==> flow/design.v <==
module Divider(
    input clkSys,rst,
    output reg clkOut
    );
    parameter baudRate = 9600;
    parameter freq_Sys = 125000000;
    localparam period = freq_Sys / baudRate; 
    localparam turn = period/2;
    reg [12:0] counter;
    always @(posedge clkSys)begin
        if (rst)begin
            counter<=0;
            clkOut<=0;
        end
        else if(counter==turn-1) begin
            counter<=0;
            clkOut<=~clkOut;
        end
        else counter<=counter+1;
    end
endmodule
; ---- Tool chain data of Divider
; What the tools print for Divider, step after step.
; Line numbers count from 1 in the design file above.
; Cell names lack the library's common part.
; Not given: --
[setup]
top_module = Divider
clk_port = clkSys
library = sky130hd
pvt_corner = tt_025C_1v80

; ---- Elaborated design
; Counts by Yosys on the flattened word-level netlist (proc, flatten, opt, wreduce; memories kept). Register bits leave out memories and registers merged into their read ports (data or address); mux counts leave out enables and synchronous resets folded into registers. Print and check cells are left out. Cells with the same type and inputs are merged into one.
[classes]
addsub = 1
n_eq = 1
bitwise = 1
n_reduce_logical = 1
[ops]
columns = cell, count
row1 = adder 13 x 1 -> 13 bit with constant B, 1
row2 = == test 13 bit with constant B, 1
row3 = OR reduction 2 bit, 1
row4 = NOT 1 bit, 1
[word_totals]
reg_bits = 14
input_bits = 2
out_inout_bits = 1
elab_cells = 6

; ---- Longest topological paths
; Longest topological path by Yosys (ltp), each cell counted once; first at word level (registers and memories cut), then after technology mapping (sequential cells cut; the memories' decode and read muxes count).
[depth]
word_depth = 2
abc_area = 0
mapped_depth = 6
mapped_depth_nobuf = 5

; ---- After synthesis
; The flow's flattened synthesis, as Yosys stat reports it; memories are mapped. The netlist is that of the ABC_AREA named above (0 if unset); the other value can give another one.
[mapped]
stdcells = 71
area_um2 = 639.4
seq_area_um2 = 280.3
ffs = 14
n_buf = 2
[by_type]
columns = type, count, area_total_um2
row1 = dfxtp_1, 14, 280.269
row2 = a21oi_1, 9, 45.043
row3 = o31ai_1, 6, 45.043
row4 = or4_1, 5, 37.536
row5 = nand3_1, 6, 30.029
row6 = ha_1, 2, 25.024
row7 = or3_1, 4, 25.024
row8 = nand4bb_1, 2, 22.522
row9 = o21ai_0, 4, 20.019
row10 = nor2_1, 5, 18.768
row11 = xor2_1, 2, 17.517
row12 = nand4_1, 2, 12.512
row13 = nand4_2, 1, 12.512
row14 = buf_6, 1, 11.261
row15 = inv_1, 3, 11.261
row16 = nand2_1, 3, 11.261
row17 = xnor2_1, 1, 8.758
row18 = buf_2, 1, 5.005

; ---- Worst setup path after synthesis
; OpenSTA on the mapped netlist: ideal clock, no wires. The path of least setup slack (recovery checks aside). Input and output delay are each 20% of the period. Register names are those of the netlist, which keeps one name where synthesis merged equal registers.
[synth_timing]
kind = reg2reg
start = reg counter[0]
end = reg counter[2]
period_ps = 1970
setup_ps = 117
t_first_pin_ps = 0
arrival_ps = 1350
required_time_ps = 1853
slack_ps = 502
path_delay_ps = 1467
stages = 6
n_path_buf = 1
period_less_setup_slack_ps = 1468
; "path_delay_ps" = arrival - input delay + setup time.
; "stages" counts driving pins, that of a launching flip-flop among them; a cell with two outputs on the path counts twice.
; "period_less_setup_slack_ps" is the clock period less the worst setup slack; recovery checks do not enter. This is arithmetic on one report: input and output delays are still those of the set period (20% each).
; The rows between start and end are the longest chain of elaborated cells between them; the timing report does not say that the signal goes this way. Where chains are equally long, one stands for them.
; Each line given opens the expression or statement behind the cell; cells for indexed reads and writes are added by Yosys, which also makes memories of some case tables.
; At most two assigning lines are given for a register; there are more.
[synth_via]
path_cell_list = dfxtp_1 > ha_1 > nand4bb_1 > o31ai_1 > buf_2 > nor2_1
elab_chain_cells = 2
cone_cells = 3
cone_lines = 2
cone_classes = add/sub (1); eq/ne (1); reduce/logical (1)
[synth_rtl]
columns = element, line
row1 = from (decl), 9  ; reg [12:0] counter;
row2 = from (assign), 12  ; counter<=0;
row3 = from (assign), 19  ; else counter<=counter+1;
row4 = == test 13 bit, 15  ; else if(counter==turn-1) begin
row5 = OR reduction 2 bit, --
row6 = to (assign), 16  ; counter<=0;
row7 = to (assign), 19
row8 = to (decl), 9

; ---- Worst path after layout
; Path of least setup slack in the final report of entry A (OpenROAD, finished layout, wires in). Where an end is a register, its clock arrival counts in the times.
; The path's times are printed in steps of 10 ps; the period is the one set.
[layout_timing]
kind = reg2reg
start = reg counter[7]
end = reg clkOut
period_ps = 1160
setup_ps = 60
t_first_pin_ps = 290
arrival_ps = 1600
required_time_ps = 1380
slack_ps = -220
stages = 4
n_path_buf = 0
; The rows between start and end are the longest chain of elaborated cells between them; the timing report does not say that the signal goes this way. Where chains are equally long, one stands for them.
; At most two assigning lines are given for a register; there are more.
[layout_via]
path_cell_list = dfxtp_1 > nand4bb_4 > or4_1 > a21oi_1
elab_chain_cells = 1
cone_cells = 1
cone_lines = 1
cone_classes = eq/ne (1)
[layout_rtl]
columns = element, line
row1 = from (decl), 9  ; reg [12:0] counter;
row2 = from (assign), 12  ; counter<=0;
row3 = from (assign), 19  ; else counter<=counter+1;
row4 = == test 13 bit, 15  ; else if(counter==turn-1) begin
row5 = to (assign), 13  ; clkOut<=0;
row6 = to (assign), 17  ; clkOut<=~clkOut;
row7 = to (decl), 3  ; output reg clkOut

Appendix: measured runs

Divider through Yosys and OpenROAD on sky130hd: 2 stored runs, unordered, with their settings and measured results. The constraints put input and output delay at 20% of the set period each and load the outputs with 0.01 pF.
"achieved_clock_period_ps" = clock period - worst setup slack. The figure is calculated, with input and output delays left at 20% of the set period.
"timing.worst_path_ps" means the part of the period allowed to the worst setup path (the constraints hold back 20% at inputs and 20% at outputs) less its slack; where the path has registers, the arrival times of their clocks count too.
"power.total_uw": no workload was simulated; the value follows from the tool's default switching activity.
"timing.worst_path_ps" is given in steps of 10 ps.

# entry A
==> flow/run.sh <==
#!/bin/bash
# the make line also repeats the synthesis and layout settings of config.mk as NAME=value (left out here)
make -C /OpenROAD-flow-scripts/flow DESIGN_CONFIG=/design/flow/config.mk WORK_HOME=/design/flow/orfs CLKGATE_MAP_FILE= finish
==> flow/config.mk <==
export PLATFORM = sky130hd
export DESIGN_NAME = Divider
export DESIGN_NICKNAME = Divider
export VERILOG_FILES = /design/flow/design.v
export SDC_FILE = /design/flow/constraint.sdc
export NUM_CORES = 4
export LEC_CHECK = 0
export CAP_MARGIN = 20
export CORE_MARGIN = 2
export CORE_UTILIZATION = 40
export SLEW_MARGIN = 20
==> flow/constraint.sdc <==
create_clock -name core_clock -period 1.16 [get_ports {clkSys}]
set_input_delay 0.2320 -clock core_clock [delete_from_list [all_inputs] [get_ports {clkSys}]]
set_output_delay 0.2320 -clock core_clock [all_outputs]
set_load 0.01 [all_outputs]

==> entry A: results <==
post_synth_area_um2=639.4
final_die_area_um2=1934.2
util_pct=69.4
worstSetupSlack_ps=-216
total_negative_slack_ps=-1931
final_hold_ws_ps=512
power.total_uw=949.6
achieved_clock_period_ps=1376
timing.worst_path_ps=1380
worstPathKind="reg2reg"

# entry B
==> flow/run.sh <==
#!/bin/bash
# the make line also repeats the synthesis and layout settings of config.mk as NAME=value (left out here)
make -C /OpenROAD-flow-scripts/flow DESIGN_CONFIG=/design/flow/config.mk WORK_HOME=/design/flow/orfs CLKGATE_MAP_FILE= finish
==> flow/config.mk <==
export PLATFORM = sky130hd
export DESIGN_NAME = Divider
export DESIGN_NICKNAME = Divider
export VERILOG_FILES = /design/flow/design.v
export SDC_FILE = /design/flow/constraint.sdc
export NUM_CORES = 4
export LEC_CHECK = 0
export CAP_MARGIN = 20
export CELL_PAD_IN_SITES_GLOBAL_PLACEMENT = 2
export CORE_ASPECT_RATIO = 0.54
export CORE_MARGIN = 2
export CORE_UTILIZATION = 18
export CTS_CLUSTER_SIZE = 62
export GPL_ROUTABILITY_DRIVEN = 0
export HOLD_SLACK_MARGIN = -0.09
export PLACE_DENSITY_LB_ADDON = 0.05
export SLEW_MARGIN = 20
==> flow/constraint.sdc <==
create_clock -name core_clock -period 1.19 [get_ports {clkSys}]
set_input_delay 0.2380 -clock core_clock [delete_from_list [all_inputs] [get_ports {clkSys}]]
set_output_delay 0.2380 -clock core_clock [all_outputs]
set_load 0.01 [all_outputs]

==> entry B: results <==
post_synth_area_um2=639.4
final_die_area_um2=4067.6
util_pct=33.8
worstSetupSlack_ps=-132
total_negative_slack_ps=-1518
final_hold_ws_ps=463
power.total_uw=1048
achieved_clock_period_ps=1322
timing.worst_path_ps=1320
worstPathKind="reg2reg"
